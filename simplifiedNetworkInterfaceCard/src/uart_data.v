==> flow/design.v <==
module uart_data(
input hps_uart_rx,
input clock,
output reg [7:0]data_out,
output reg invalid,valid
);
reg hps_uart_rx_reg;
reg [15:0]counter;
reg [4:0]increment;
reg [1:0]STATE;
parameter START = 2'b00,
			 WORK = 2'b01,
			 DONE = 2'b10;
always@(posedge clock)
begin
	hps_uart_rx_reg<=hps_uart_rx;
	case(STATE)
		START: begin
            counter <= 0;
            increment <= 0;
            if(hps_uart_rx_reg == 1 && hps_uart_rx == 0) begin
                STATE <= WORK;
                invalid <= 0;
            end
				else invalid <= 1;
        end
		WORK:begin
					valid <= 0;
					if(increment<=8)
						begin
						if(counter<=868)
						begin
							if(counter==434)
							begin
								data_out[increment-1]<=hps_uart_rx;
							end
						counter<=counter+1;
						end
						else
							begin
								increment <=increment+1;
								counter<=0;
						end
					end
					else
					begin
						if({hps_uart_rx_reg,hps_uart_rx} == 2'b11 || {hps_uart_rx_reg,hps_uart_rx} == 2'b01) STATE<=DONE;
						else invalid<=1;
					end
			  end
		DONE:begin
					valid<=1;
					STATE<=START;
					increment<=0;
			  end
		default: begin STATE<=START; counter<=0; increment<=0;end
	endcase
end
endmodule	 
# Reports on uart_data
# Tool output for the design above, in the order of the flow.
# Lines are those of the file above, counted from 1.
# Not given: n/a
# design
top_module	uart_data
clk_port	clock
cell_library	sky130hd
pvt_corner	tt_025C_1v80

# Word-level counts
# Yosys after proc, flatten, opt, wreduce and memory -nomap, before mapping. Memory bits, and registers merged into a memory's read port (data or address), are not among the register bits. Print and check cells are not counted. Equal cells are merged and count once.
# classes
n_addsub	4
compare	2
n_eq	10
shift	2
muxes	12
logic	6
n_reduce_logical	10
# ops
cell	n
1-bit by 33-bit variable shift with 8-bit output	1
1-bit by 33-bit variable shift with 8-bit output with constant A	1
32-bit negation with 33-bit output	1
16-bit parallel mux with 2-bit select	1
16-bit 2-to-1 mux	2
16-bit by 1-bit adder with 16-bit output with constant B	1
16-bit by 10-bit <= comparator with 1-bit output with constant B	1
16-bit by 9-bit equality test with 1-bit output with constant B	1
2-bit != test with constant B	5
8-bit AND	1
8-bit OR	1
8-bit NOT	1
3-bit AND reduction	2
5-bit by 1-bit subtractor with 6-bit output with constant B	1
2-bit 2-to-1 mux	3
5-bit by 1-bit adder with 5-bit output with constant B	1
5-bit by 4-bit <= comparator with 1-bit output with constant B	1
2-bit by 1-bit equality test with 1-bit output with constant B	2
2-bit equality test with constant B	2
2-bit AND reduction	2
2-bit nonzero test	2
4-bit AND reduction	1
2-bit parallel mux with 2-bit select	1
1-bit parallel mux with 2-bit select	2
1-bit NOT	3
1-bit 2-to-1 mux	3
2-bit zero test	1
1-bit logical AND	1
1-bit logical OR	1
# bits
reg_bits	34
inputBits	2
out_inout_bits	10
wordCells	53

# Logic depth
# Depth = most cells in a row (Yosys ltp): at word level without a register or memory, in the mapped netlist without a sequential cell, where the memories' decode and read muxes count.
# logic_depth
depth_word	6
ABC_AREA	0
mapped_depth	13
ltp_nobuf	12

# Netlist
# Source: synth_stat.txt of the flow (Yosys; design flattened, memories mapped). It holds for the ABC_AREA given above (unset counts as 0); a run with the other value may have another netlist.
# synth_totals
mapped_cells	197
mapped_area_mm2	0.002092
sequential_area_mm2	0.0009609
ff_cells	34
buf_cells	7
# by_type
type	n	type_area_um2
sky130_fd_sc_hd__edfxtp_1	28	840.806
sky130_fd_sc_hd__ha_1	19	237.728
sky130_fd_sc_hd__dfxtp_1	6	120.115
sky130_fd_sc_hd__nor2_1	22	82.579
sky130_fd_sc_hd__mux2_1	7	78.826
sky130_fd_sc_hd__nand4_1	10	62.56
sky130_fd_sc_hd__xnor2_1	7	61.309
sky130_fd_sc_hd__nand2_1	13	48.797
sky130_fd_sc_hd__inv_1	11	41.29
sky130_fd_sc_hd__nor4_1	6	37.536
sky130_fd_sc_hd__xnor2_2	2	32.531
sky130_fd_sc_hd__nand2b_1	5	31.28
sky130_fd_sc_hd__xor2_1	3	26.275
sky130_fd_sc_hd__a31oi_1	4	25.024
sky130_fd_sc_hd__nor3_1	5	25.024
sky130_fd_sc_hd__clkbuf_1	6	22.522
sky130_fd_sc_hd__mux2i_1	2	20.019
sky130_fd_sc_hd__nand3_1	4	20.019
# Not listed: further types 28, cells in them 37.

# Worst setup path after synthesis
# Path of least setup slack by OpenSTA after synthesis, without wires, with an ideal clock, recovery checks aside; 20% of the period is set as input and as output delay. Where synthesis merged equal registers, the netlist keeps one of their names.
# synth_path
path_type	register to register
start	register increment[0]
end	register data_out[3]
clock_period_ns	3.73
setup_time_ns	0.260
launch_ns	0.000
t_arrival_ns	3.059
required_ns	3.470
path_slack_ns	0.411
delay_ns	3.319
stages	14
path_buffers	1
period_less_setup_slack_ns	3.319
# "delay_ns" is the arrival time less input delay plus setup time.
# "stages": output pins that drive a net of the path, with the launching flip-flop's if there is one; two outputs of one cell count as two.
# "period_less_setup_slack_ns" = period - worst setup slack (recovery checks aside). The figure is calculated, with input and output delays left at 20% of the set period.
# Between the ends stands the longest chain of elaborated cells between them, by number of cells; it is not shown to be the way that was timed. Of several equally long chains one is given.
# A line is the first line of the expression or statement that the cell stems from. Yosys adds cells for indexed reads and writes and turns some case tables into memories.
# A register here has more assigning lines than the two given.
# Lines with a computed index may be missing from the assigning lines.
# Ways into the end's enable are left out, as the timed path ends at the data pin.
# synth_between
cell_sequence	sky130_fd_sc_hd__dfxtp_1 sky130_fd_sc_hd__clkbuf_1 sky130_fd_sc_hd__inv_1 sky130_fd_sc_hd__ha_1 sky130_fd_sc_hd__nor2_1 sky130_fd_sc_hd__a2bb2oi_1 sky130_fd_sc_hd__or3_1 sky130_fd_sc_hd__ha_1 sky130_fd_sc_hd__nor4b_1 sky130_fd_sc_hd__nand4b_1 sky130_fd_sc_hd__nor2_1 sky130_fd_sc_hd__o21ai_2 sky130_fd_sc_hd__nor4_1 sky130_fd_sc_hd__mux2_2
elab_chain_len	6
cells_between	7
cone_lines	1
cone_classes	add/sub: 2; shift: 2; logic: 3
# synth_lines
item	line_no	rtl
start, declared	9	reg [4:0]increment;
start, assigned	20	increment <= 0;
start, assigned	41	increment <=increment+1;
5-bit by 1-bit subtractor with 6-bit output	35	data_out[increment-1]<=hps_uart_rx;
32-bit negation with 33-bit output	35
1-bit by 33-bit variable shift with 8-bit output	35
8-bit NOT	35
8-bit AND	35
8-bit OR	35
end, declared	4	output reg [7:0]data_out,

# Worst path after layout
# Path of least setup slack in the final report of flow run B (OpenROAD, finished layout, wires in). Where an end is a register, its clock arrival counts in the times.
# layout_path
path_type	register to register
start	register increment[0]
end	register data_out[3]
clock_period_ns	6.33
setup_time_ns	0.23
launch_ns	0.34
t_arrival_ns	3.85
required_ns	6.43
path_slack_ns	2.58
stages	13
path_buffers	0
# Between the ends stands the longest chain of elaborated cells between them, by number of cells; it is not shown to be the way that was timed. Of several equally long chains one is given.
# A register here has more assigning lines than the two given.
# Lines with a computed index may be missing from the assigning lines.
# Ways into the end's enable are left out, as the timed path ends at the data pin.
# layout_between
cell_sequence	sky130_fd_sc_hd__dfxtp_1 sky130_fd_sc_hd__inv_1 sky130_fd_sc_hd__ha_1 sky130_fd_sc_hd__nor2_1 sky130_fd_sc_hd__a2bb2oi_1 sky130_fd_sc_hd__or3_1 sky130_fd_sc_hd__ha_1 sky130_fd_sc_hd__nor4bb_1 sky130_fd_sc_hd__nand4_1 sky130_fd_sc_hd__nor2_1 sky130_fd_sc_hd__o21ai_2 sky130_fd_sc_hd__nor4_1 sky130_fd_sc_hd__mux2_2
elab_chain_len	6
cells_between	7
cone_lines	1
cone_classes	add/sub: 2; shift: 2; logic: 3
# layout_lines
item	line_no	rtl
start, declared	9	reg [4:0]increment;
start, assigned	20	increment <= 0;
start, assigned	41	increment <=increment+1;
5-bit by 1-bit subtractor with 6-bit output	35	data_out[increment-1]<=hps_uart_rx;
32-bit negation with 33-bit output	35
1-bit by 33-bit variable shift with 8-bit output	35
8-bit NOT	35
8-bit AND	35
8-bit OR	35
end, declared	4	output reg [7:0]data_out,

# Settings and measured results of 2 stored flow runs for module uart_data (sky130hd), not sorted in any way. The constraints put input and output delay at 20% of the set period each and load the outputs with 0.01 pF.
# Settings: -- = not set for that run.
# Results: -- = not shown.
setting or result,flow run A,flow run B
period_ns,5.38,6.33
CORE_UTILIZATION,60,65
PLACE_DENSITY,0.69,--
CORE_MARGIN,4,2
CELL_PAD_IN_SITES_GLOBAL_PLACEMENT,2,--
CAP_MARGIN,20,20
SLEW_MARGIN,20,20
SETUP_SLACK_MARGIN,--,1.37
PLACE_DENSITY_LB_ADDON,--,0.21
HOLD_SLACK_MARGIN,--,0.28
CORE_ASPECT_RATIO,--,1.0
ABC_AREA,--,0
MIN_ROUTING_LAYER,--,met1
MAX_ROUTING_LAYER,--,met4
ys_area_mm2,--,0.002092
die_mm2,--,0.0036881
cell_area_final_mm2,--,0.002356
worst_setup_slack_ns,--,2.576
holdWs_ns,--,0.577
# Flow run A: no results, placement failed with GPL-0301
