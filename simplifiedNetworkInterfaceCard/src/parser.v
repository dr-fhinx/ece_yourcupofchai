==> flow/design.v <==
module parser(
input clock,
input [7:0]data_in,
input data_in_valid,
output reg [7:0]real_data_out,
output reg real_data_out_valid
);
reg [47:0]dest_mac_add =  48'h112233445566,src_mac_add = 48'hAABBCCDDEEFF, dest_mac_reg, src_mac_reg;
reg [15:0] type_field_reg;
reg [2:0]STATE;
reg [4:0]counter;
reg dest_mac_valid,src_mac_valid,type_field_valid;
parameter	IDLE = 3'b000,
				CHCK_SFD = 3'b001,
				CHCK_DEST_MAC = 3'b010,
				CHCK_SRC_MAC = 3'b011,
				CHCK_TYPE_FIELD = 3'b100,
				CHCK_IP_HEADER = 3'b101,
				CHCK_UDP_HEADER = 3'b110,
				CHCK_PAYLOAD = 3'b111;
always@(posedge clock)
begin
	if(data_in_valid)
	begin
		case(STATE)
			IDLE	:	begin
			                 dest_mac_valid<=0;
			                 src_mac_valid<=0;
			                 type_field_valid<=0;
							real_data_out_valid <=0;
							counter<=0;
							STATE<=CHCK_SFD;
						end
			CHCK_SFD	:	begin
								if(data_in == 8'hd5)
								begin
									STATE<=CHCK_DEST_MAC;
								end
							end
			CHCK_DEST_MAC : begin
									dest_mac_reg[(5-counter)*8 +: 8] <= data_in;
									if (counter < 5) 
									begin
										counter <= counter + 1'b1;
									end 
									else 
									begin
										counter <= 0;
										if ({data_in, dest_mac_reg[39:0]} == src_mac_add) 
										begin
											dest_mac_valid<=1;
											STATE <= CHCK_SRC_MAC;
										end
										else 
										begin
											dest_mac_valid<=0;
											STATE <= IDLE;
										end
									end
								end
			CHCK_SRC_MAC : begin
									if(dest_mac_valid)
									begin
									src_mac_reg[(5-counter)*8 +: 8] <= data_in;
									if (counter < 5) 
									begin
										counter <= counter + 1'b1;
									end 
									else 
									begin
										counter <= 0;
										if ({data_in, src_mac_reg[39:0]} == dest_mac_add) 
										begin
											src_mac_valid<=1;
											STATE <= CHCK_TYPE_FIELD;
										end
										else 
										begin
											src_mac_valid<=0;
											STATE <= IDLE;
										end
									end
									end
								end
            CHCK_TYPE_FIELD: begin
                               if(src_mac_valid) begin
                               type_field_reg[counter*8 +: 8] <= data_in;
                                 counter <= counter + 1;
                                  if(counter == 1) begin   
                                      if(type_field_reg == 16'h0800) begin
                                      counter <= 0;
                                         type_field_valid <= 1;
                                         STATE <= CHCK_IP_HEADER;
                                         end else begin
                                               counter <= 0;
                                            type_field_valid <= 0;
                                           STATE <= IDLE;  
                                         end
                                         end
                                          end
                               end
			CHCK_IP_HEADER	:	begin
										if(type_field_valid == 1)
										begin
											if(counter<19)
											begin
												counter <= counter+1;
											end
											else
											begin
												counter<=0;
												STATE<=CHCK_UDP_HEADER;
											end
										end
									end
			CHCK_UDP_HEADER	:	begin
										if(counter<7)
										begin
											counter <= counter+1;
										end
										else
										begin
											counter<=0;
											STATE<=CHCK_PAYLOAD;
										end
									end
            CHCK_PAYLOAD :      begin
                                    if (data_in_valid) 
                                    begin
                                        real_data_out <= data_in;
                                        real_data_out_valid <= 1;
                                    end
                                    else 
                                    begin
                                        real_data_out_valid <= 0;
                                        STATE <= IDLE;
                                    end
                                end
			default	:	begin counter<=0; real_data_out_valid<=0;type_field_valid<=0;src_mac_valid<=0;dest_mac_valid<=0; end
		endcase
	end
end
endmodule			
[Reports on parser]
Tool output for the design above, in the order of the flow.
Line numbers count from 1 in the design file above.
Library cell names are shortened.
The mark n/a stands for no value.
Design
  design top: parser
  clock: clock
  cell library: sky130hd
  corner: tt_025C_1v80

[Word level]
Source: Yosys, flattened and elaborated, memories not mapped. Widths are those after wreduce. Registers that Yosys merges into a memory's read port (data or address) are not register bits. Print and check cells do not count.
Word-level totals
  flip-flop bits (word level): 132
  input port bits: 10
  output and inout port bits: 9
  word-level cells: 112
Cells by class
  $add $sub $neg: 5
  $lt $le $gt $ge: 3
  equal/unequal tests: 21
  shift operators: 4
  muxes and demuxes: 38
  bitwise logic cells: 11
  reduce/logical cells: 20
Operators by type and width (count)
  two-way mux 48 bit: 3
  bitwise AND 48 bit: 2
  OR 48 bit: 2
  equality test 48 x 45 -> 1 bit (second input constant): 1
  equality test 48 bit (second input constant): 1
  inverter 48 bit: 1
  variable shift 8 x 33 -> 48 bit: 1
  variable shift 8 x 33 -> 48 bit (first input constant): 1
  two-way mux 5 bit: 7
  negator 32 -> 33 bit: 1
  variable shift 8 x 33 -> 16 bit: 1
  variable shift 8 x 33 -> 16 bit (first input constant): 1
  negator 8 -> 33 bit: 1
  two-way mux 3 bit: 11
  two-way mux 16 bit: 2
  parallel mux 5 bit (select 6 bit): 1
  OR reduction 7 bit: 3
  parallel mux 3 bit (select 7 bit): 1
  inequality test 2 bit (second input constant): 9
  equality test 16 x 12 -> 1 bit (second input constant): 1
  bitwise AND 16 bit: 1
  OR 16 bit: 1
  inverter 16 bit: 1
  equality test 3 bit (second input constant): 4
  AND reduction 11 bit: 1
  adder 5 x 1 -> 5 bit (second input constant): 2
  < comparator 5 x 3 -> 1 bit (second input constant): 2
  AND reduction 3 bit: 3
Other operator kinds: 17; their cells: 36.

[Logic depth]
Depth = most cells in a row (Yosys ltp): at word level without a register or memory, in the mapped netlist without a sequential cell, where the memories' decode and read muxes count.
Depth
  depth in word-level cells: 8
  ABC_AREA: 0
  depth in mapped cells: 13
  mapped depth without buffers: 11

[Synthesis result]
Source: synth_stat.txt of the flow (Yosys; design flattened, memories mapped). It holds for the ABC_AREA given above (unset counts as 0); a run with the other value may have another netlist.
Totals and module areas in this step are rounded.
Cells by type
  edfxtp_1: count 113, area in all 3.39E+03 um2
  mux2_2: count 76, area in all 855.821 um2
  ha_1: count 16, area in all 200.192 um2
  mux2_1: count 16, area in all 180.173 um2
  dfxtp_1: count 8, area in all 160.154 um2
  nor4bb_1: count 8, area in all 80.077 um2
  nand2_1: count 20, area in all 75.072 um2
  nand4_1: count 12, area in all 75.072 um2
  nor4_1: count 12, area in all 75.072 um2
  and2_2: count 9, area in all 67.565 um2
  buf_6: count 6, area in all 67.565 um2
  nand4b_1: count 7, area in all 61.309 um2
  nor4b_1: count 7, area in all 61.309 um2
  mux2_4: count 4, area in all 60.058 um2
  nand3_1: count 10, area in all 50.048 um2
  nor3_1: count 10, area in all 50.048 um2
  clkbuf_1: count 12, area in all 45.043 um2
  xnor2_1: count 5, area in all 43.792 um2
Not listed: further types 38, cells in them 85.
Synthesis totals
  cells in the netlist: 436
  chip area (Yosys): 6200 um2
  mapped flip-flops: 121
  buffers: 22

[Worst setup path after synthesis]
Source: OpenSTA report_checks on the synthesized netlist (no wires, ideal clock, input and output delay 20% of the period each), path of least setup slack; recovery checks are left aside. Register names are those of the netlist, which keeps one name where synthesis merged equal registers.
Timing path post-synthesis
  path kind: input -> register
  start point: input port data_in_valid
  end point: register src_mac_reg[0]
  period: 8550 ps
  time at the first pin: 1710 ps
  arrival: 5692 ps
  path slack: 2321 ps
  delay of the path: 4519 ps
  stages: 2
  path buffers: 0
  synthesis period reached: 6229 ps
"delay of the path" is the arrival time less input delay plus setup time.
"stages": output pins that drive a net of the path, with the launching flip-flop's if there is one; two outputs of one cell count as two.
"synthesis period reached" is the clock period less the worst setup slack; recovery checks do not enter. This is arithmetic on one report: input and output delays are still those of the set period (20% each).
The rows between start and end are the longest chain of elaborated cells between them; the timing report does not say that the signal goes this way. Where chains are equally long, one stands for them.
Each line given opens the expression or statement behind the cell; cells for indexed reads and writes are added by Yosys, which also makes memories of some case tables.
Where a signal picks the word or bit written, the line may be left out of the assigning lines.
On the way, post-synthesis
  cells stage by stage: nand3b_1 -> nor4_1
  length of the longest elaborated chain: 1
  elaborated cells on any way between the ends: 1
Ends and longest elaborated chain, post-synthesis
  from (decl): RTL line 4  | input data_in_valid,
  AND reduction 3 bit
  to (decl): RTL line 8  | reg [47:0]dest_mac_add =  48'h112233445566,src_mac_add = 48'hAABBCCDDEEFF, dest_mac_reg, src_mac_reg;

[Path in the finished layout]
From the final timing report of run 2: the path of least setup slack in the routed layout; clock arrival at registers is part of the times.
The path's times are printed in steps of 10 ps; the period is the one set.
Timing path after layout
  path kind: register -> register
  start point: register counter[1]
  end point: register src_mac_reg[3]
  period: 9570 ps
  time at the first pin: 510 ps
  arrival: 4560 ps
  path slack: 5270 ps
  stages: 12
  path buffers: 2
The rows between start and end are the longest chain of elaborated cells between them; the timing report does not say that the signal goes this way. Where chains are equally long, one stands for them.
At most two assigning lines are given for a register; there are more.
Where a signal picks the word or bit written, the line may be left out of the assigning lines.
On the way, after layout
  cells stage by stage: edfxtp_1 -> ha_1 -> clkbuf_1 -> nor3_2 -> nand3_1 -> ha_1 -> or4bb_1 -> nor4b_1 -> nand4_1 -> nor2_2 -> buf_4 -> mux2_2
  length of the longest elaborated chain: 8
  elaborated cells on any way between the ends: 9
Ends and longest elaborated chain, after layout
  from (decl): RTL line 11  | reg [4:0]counter;
  from (assign): RTL line 44  | counter <= counter + 1'b1;
  from (assign): RTL line 67  | counter <= counter + 1'b1;
  subtractor 3 x 5 -> 6 bit: RTL line 64  | src_mac_reg[(5-counter)*8 +: 8] <= data_in;
  negator 32 -> 33 bit: RTL line 64
  variable shift 8 x 33 -> 48 bit: RTL line 64
  inverter 48 bit: RTL line 64
  bitwise AND 48 bit: RTL line 64
  OR 48 bit: RTL line 64
  two-way mux 48 bit: RTL line 62  | if(dest_mac_valid)
  two-way mux 48 bit: RTL line 25  | case(STATE)
  to (decl): RTL line 8  | reg [47:0]dest_mac_add =  48'h112233445566,src_mac_add = 48'hAABBCCDDEEFF, dest_mac_reg, src_mac_reg;

Top module parser; platform sky130hd; tools Yosys and OpenROAD; 2 stored runs in no particular order. Input and output delays are each 20% of the period that was set; the output load is 0.01 pF.
"achieved clock period" = clock period - worst setup slack. The figure is calculated, with input and output delays left at 20% of the set period.
By "worst setup path time" is meant the share of the clock period that the worst setup path is allowed (20% is reserved at inputs, 20% at outputs), minus its slack. Clock arrival times at its registers enter into it.
"power" is the tool's figure for a default switching activity; nothing was simulated.
"worst setup path time" is known to 10 ps.
Values from the reports are rounded here.

Run 1
==> flow/run.sh <==
#!/bin/bash
# the make line also repeats the synthesis and layout settings of config.mk as NAME=value (left out here)
make -C /OpenROAD-flow-scripts/flow DESIGN_CONFIG=/design/flow/config.mk WORK_HOME=/design/flow/orfs CLKGATE_MAP_FILE= finish
==> flow/config.mk <==
export PLATFORM = sky130hd
export DESIGN_NAME = parser
export DESIGN_NICKNAME = parser
export VERILOG_FILES = /design/flow/design.v
export SDC_FILE = /design/flow/constraint.sdc
export NUM_CORES = 4
export LEC_CHECK = 0
export ABC_AREA = 1
export CAP_MARGIN = 20
export CELL_PAD_IN_SITES_GLOBAL_PLACEMENT = 2
export CORE_ASPECT_RATIO = 0.65
export CORE_MARGIN = 10
export CORE_UTILIZATION = 54
export GPL_ROUTABILITY_DRIVEN = 1
export HOLD_SLACK_MARGIN = -0.01
export MAX_ROUTING_LAYER = met4
export PLACE_DENSITY_LB_ADDON = 0.04
export SETUP_SLACK_MARGIN = 0.18
export SLEW_MARGIN = 20
export TNS_END_PERCENT = 95
==> flow/constraint.sdc <==
create_clock -name core_clock -period 3.33 [get_ports {clock}]
set_input_delay 0.6660 -clock core_clock [delete_from_list [all_inputs] [get_ports {clock}]]
set_output_delay 0.6660 -clock core_clock [all_outputs]
set_load 0.01 [all_outputs]

==> results of run 1 <==
did not finish, placement stopped with FLW-0024

Run 2
==> flow/run.sh <==
#!/bin/bash
# the make line also repeats the synthesis and layout settings of config.mk as NAME=value (left out here)
make -C /OpenROAD-flow-scripts/flow DESIGN_CONFIG=/design/flow/config.mk WORK_HOME=/design/flow/orfs CLKGATE_MAP_FILE= finish
==> flow/config.mk <==
export PLATFORM = sky130hd
export DESIGN_NAME = parser
export DESIGN_NICKNAME = parser
export VERILOG_FILES = /design/flow/design.v
export SDC_FILE = /design/flow/constraint.sdc
export NUM_CORES = 4
export LEC_CHECK = 0
export ABC_AREA = 0
export CAP_MARGIN = 20
export CELL_PAD_IN_SITES_DETAIL_PLACEMENT = 0
export CORE_ASPECT_RATIO = 1.07
export CORE_MARGIN = 2
export CORE_UTILIZATION = 72
export GPL_ROUTABILITY_DRIVEN = 0
export GPL_TIMING_DRIVEN = 0
export PLACE_DENSITY = 0.82
export SETUP_SLACK_MARGIN = -0.4
export SLEW_MARGIN = 5
export TNS_END_PERCENT = 75
==> flow/constraint.sdc <==
create_clock -name core_clock -period 9.57 [get_ports {clock}]
set_input_delay 1.9140 -clock core_clock [delete_from_list [all_inputs] [get_ports {clock}]]
set_output_delay 1.9140 -clock core_clock [all_outputs]
set_load 0.01 [all_outputs]

==> results of run 2 <==
chip area after synthesis (Yosys): 6200 um2
die area: 9400 um2
standard-cell area of the final layout: 7200 um2
utilization: 85 %
worst setup slack after layout: 5300 ps
total negative slack: 0 ps
worst hold slack: 500 ps
power: 0.0013 W
achieved clock period: 4302 ps
worst setup path time: 4300 ps
worst setup path kind: register -> register
