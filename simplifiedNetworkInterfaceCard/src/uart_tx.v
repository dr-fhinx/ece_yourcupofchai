==> flow/design.v <==
module uart_tx (
    input  clk,         
    input  [7:0] tx_byte,
    input  tx_en,
    output reg  tx_line, 
    output reg  tx_busy  
);
    parameter CLKS_PER_BIT = 868;  
    reg [2:0]  state;
    reg [15:0] clock_count;
    reg [2:0]  bit_index;
    reg [7:0]  tx_data;
    parameter IDLE  = 3'b000,
              START = 3'b001,
              DATA  = 3'b010,
              STOP  = 3'b011;
    initial begin
        tx_line <= 1'b1;  
        tx_busy <= 1'b0;
       state = IDLE;
    end
    always @(posedge clk) begin
        case (state)
            IDLE : begin
                tx_busy<=0;
                tx_line <= 1'b1;
                clock_count <= 0;
                bit_index   <= 0;
                if (tx_en) begin
                    tx_data <= tx_byte;
                    tx_busy <= 1'b1;
                    state   <= START;
                end else begin
                    tx_busy <= 1'b0;
                end
            end
            START : begin
                tx_line <= 1'b0;  
                if (clock_count < CLKS_PER_BIT-1) begin
                    clock_count <= clock_count + 1'b1;
                end else begin
                    clock_count <= 0;
                    state       <= DATA;
                end
            end
            DATA : begin
                tx_line <= tx_data[bit_index];  
                if (clock_count < CLKS_PER_BIT-1) begin
                    clock_count <= clock_count + 1'b1;
                end else begin
                    clock_count <= 0;
                    if (bit_index < 7) begin
                        bit_index <= bit_index + 1'b1;
                    end else begin
                    clock_count<=0;
                        state <= STOP;
                    end
                end
            end
            STOP : begin
            tx_data<=7'bxxxxxxxx;
                tx_line <= 1'b1;  
                if (clock_count < CLKS_PER_BIT-1) begin
                    clock_count <= clock_count + 1'b1;
                end else begin
                    clock_count<=0;
                    state <= IDLE;
                end
            end
        endcase
    end
endmodule
# Tool chain data of uart_tx

The steps from the RTL of uart_tx to its reports follow in flow order.
Lines are those of the file above, counted from 1.
Operators carry their Yosys type and port widths (W data, S select, Z words).
Library cell names are shortened.
The mark n/a stands for no value.

Top module: uart_tx
Clock port: clk
Standard-cell library: sky130hd
Timing corner: tt_025C_1v80

# Word-level counts

Source: Yosys, flattened and elaborated, memories not mapped. Widths are those after wreduce. Registers that Yosys merges into a memory's read port (data or address) are not register bits. Print and check cells do not count.

Flip-flop bits (word level): 32
Input port bits: 10
Output and inout port bits: 2

$add $sub $neg: 2
$lt $le $gt $ge: 2
Equal/unequal tests: 9
Shift-type cells: 1
Muxes and demuxes: 15
Reduce/logical cells: 10

Operators by type and width:

| operator                | count |
| $pmux W16 S2            | 1 |
| $mux W3                 | 7 |
| $add A16 B1 Y16 const B | 1 |
| $lt A16 B10 Y1 const B  | 1 |
| $pmux W8 S2             | 1 |
| $mux W16                | 1 |
| $ne A2 B2 Y1 const B    | 6 |
| $pmux W3 S4             | 1 |
| $shiftx A8 B3 Y1        | 1 |
| $mux W8                 | 1 |
| $eq A3 B2 Y1 const B    | 2 |
| $reduce_and A6 Y1       | 1 |
| $pmux W3 S2             | 1 |
| $reduce_bool A2 Y1      | 2 |
| $reduce_bool A4 Y1      | 1 |
| $add A3 B1 Y3 const B   | 1 |
| $eq A3 B1 Y1 const B    | 1 |
| $lt A3 B3 Y1 const B    | 1 |
| $logic_not A3 Y1        | 1 |
| $reduce_and A3 Y1       | 1 |
| $reduce_bool A3 Y1      | 1 |
| $reduce_or A3 Y1        | 1 |
| $pmux W1 S3             | 1 |
| $reduce_and A2 Y1       | 1 |
| $reduce_or A2 Y1        | 1 |
| $mux W1                 | 1 |

# Depth

Yosys ltp: most cells in a row. Word level: on the elaborated netlist, between registers, memories and ports. Mapped: between sequential cells and ports; inverters and the memories' decode and read muxes count.

Depth in word-level cells: 4
ABC_AREA: 0
Mapped depth: 6
Depth with buffers taken out: 5

# Netlist

The flow's flattened synthesis, as Yosys stat reports it; memories are mapped. The netlist is that of the ABC_AREA named above (0 if unset); the other value can give another one.

Cell count: 105
Mapped area: 0.0014301 mm^2
Flip-flops: 31
Buffer cells: 2

Cells by type:

| cell     | count |
| edfxtp_1 | 31 |
| ha_1     | 6 |
| nor2b_1  | 9 |
| nor2_1   | 11 |
| xnor2_1  | 4 |
| xor2_1   | 4 |
| nand3_1  | 5 |
| mux4_2   | 1 |
| mux2i_1  | 2 |
| and3_1   | 3 |
| nand2_1  | 4 |
| a31oi_1  | 2 |
| and2_1   | 2 |
| nor4_1   | 2 |
| buf_6    | 1 |
| inv_1    | 3 |
| mux2_2   | 1 |
| a21oi_1  | 2 |

Other cell types: 11; their cells: 12.

# Timing after synthesis

OpenSTA on the mapped netlist: ideal clock, no wires. The path of least setup slack (recovery checks aside). Input and output delay are each 20% of the period. Register names are those of the netlist, which keeps one name where synthesis merged equal registers.

Path kind: register to register
Start point: register clock_count[0]
End point: register clock_count[9]
Clock period: 1.65 ns
Data arrival time: 1.450 ns
Data required time: 1.512 ns
Setup slack: 0.062 ns
Path delay: 1.588 ns
Stages on the path: 7
Buffers on the path: 1
Period reached after synthesis: 1.588 ns

"path delay" is the arrival time less input delay plus setup time.
"stages on the path" counts driving pins, that of a launching flip-flop among them; a cell with two outputs on the path counts twice.
"period reached after synthesis" is the clock period less the worst setup slack; recovery checks do not enter. This is arithmetic on one report: input and output delays are still those of the set period (20% each).
The rows between start and end are the longest chain of elaborated cells between them; the timing report does not say that the signal goes this way. Where chains are equally long, one stands for them.
Each line given opens the expression or statement behind the cell; cells for indexed reads and writes are added by Yosys, which also makes memories of some case tables.
A register here has more assigning lines than the two given.

Cell sequence: edfxtp_1 ha_1 nor4_1 o21bai_1 a311o_1 buf_6 nor2_1
Length of the longest elaborated chain: 3

RTL lines, path after synthesis:

| element            | RTL line | source |
| start: declaration | 10       | `reg [15:0] clock_count;` |
| start: assignment  | 40       | `clock_count <= clock_count + 1'b1;` |
| start: assignment  | 49       | `clock_count <= clock_count + 1'b1;` |
| $add A16 B1 Y16    | 40       |  |
| $mux W16           | 39       | `if (clock_count < CLKS_PER_BIT-1) begin` |
| $pmux W16 S2       | 23       | `case (state)` |
| end: assignment    | 40       |  |
| end: assignment    | 49       |  |
| end: declaration   | 10       |  |

# Timing after layout

From the final timing report of job 1: the path of least setup slack in the routed layout; clock arrival at registers is part of the times.

Path kind: register to register
Start point: register clock_count[0]
End point: register clock_count[9]
Clock period: 2.4 ns
Data arrival time: 1.93 ns
Data required time: 2.53 ns
Setup slack: 0.60 ns
Stages on the path: 6
Buffers on the path: 0

The rows between start and end are the longest chain of elaborated cells between them; the timing report does not say that the signal goes this way. Where chains are equally long, one stands for them.
A register here has more assigning lines than the two given.

Cell sequence: edfxtp_1 ha_1 nor4_1 o21bai_1 a311o_1 nor2_1
Length of the longest elaborated chain: 3

RTL lines, path after layout:

| element            | RTL line | source |
| start: declaration | 10       | `reg [15:0] clock_count;` |
| start: assignment  | 40       | `clock_count <= clock_count + 1'b1;` |
| start: assignment  | 49       | `clock_count <= clock_count + 1'b1;` |
| $add A16 B1 Y16    | 40       |  |
| $mux W16           | 39       | `if (clock_count < CLKS_PER_BIT-1) begin` |
| $pmux W16 S2       | 23       | `case (state)` |
| end: assignment    | 40       |  |
| end: assignment    | 49       |  |
| end: declaration   | 10       |  |

Appendix: measured runs

Stored flow runs of uart_tx (2 of them; Yosys, OpenROAD, sky130hd). They differ in their settings and are not a sequence. Constraints: input delay and output delay 20% of the set period each, output load 0.01 pF.
"achieved clock period" means the clock period less the worst setup slack. The figure is calculated, with input and output delays left at 20% of the set period.
By "time used up by the worst setup path" is meant the share of the clock period that the worst setup path is allowed (20% is reserved at inputs, 20% at outputs), minus its slack. Clock arrival times at its registers enter into it.
By "total power of the final layout" is meant OpenSTA's value without simulated activity: inputs other than the clock are taken to toggle once in ten clock periods, and the tool carries that through the logic.
Settings: - = not set for that run.

| name                                      | job 1                | job 2              |
| period_ns                                 | 2.4                  | 3.0                |
| CORE_UTILIZATION                          | 23                   | 45                 |
| PLACE_DENSITY_LB_ADDON                    | 0.13                 | 0.21               |
| CORE_ASPECT_RATIO                         | 0.58                 | -                  |
| CORE_MARGIN                               | 2                    | 2                  |
| CELL_PAD_IN_SITES_DETAIL_PLACEMENT        | 0                    | -                  |
| CTS_CLUSTER_SIZE                          | 79                   | -                  |
| CAP_MARGIN                                | 20                   | 20                 |
| SLEW_MARGIN                               | 20                   | 0                  |
| SETUP_SLACK_MARGIN                        | -                    | 0.61               |
| CELL_PAD_IN_SITES_GLOBAL_PLACEMENT        | -                    | 1                  |
| GPL_ROUTABILITY_DRIVEN                    | -                    | 1                  |
| CTS_CLUSTER_DIAMETER                      | -                    | 75                 |
| MIN_ROUTING_LAYER                         | -                    | met2               |
| die area (mm^2)                           | 0.0068885            | 0.0036451          |
| achieved clock period (ns)                | 1.797                | 1.790              |
| standard-cell area after routing (mm^2)   | 0.0017855            | 0.0017079          |
| utilization in the final report (%)       | 30.3                 | 56.4               |
| cell area after synthesis (mm^2)          | 0.0014301            | 0.0014301          |
| total power of the final layout (W)       | 0.001722             | 0.001288           |
| setup slack of the critical path (ns)     | 0.603                | 1.210              |
| time used up by the worst setup path (ns) | 1.80                 | 1.19               |
| worst path kind                           | register to register | register to output |
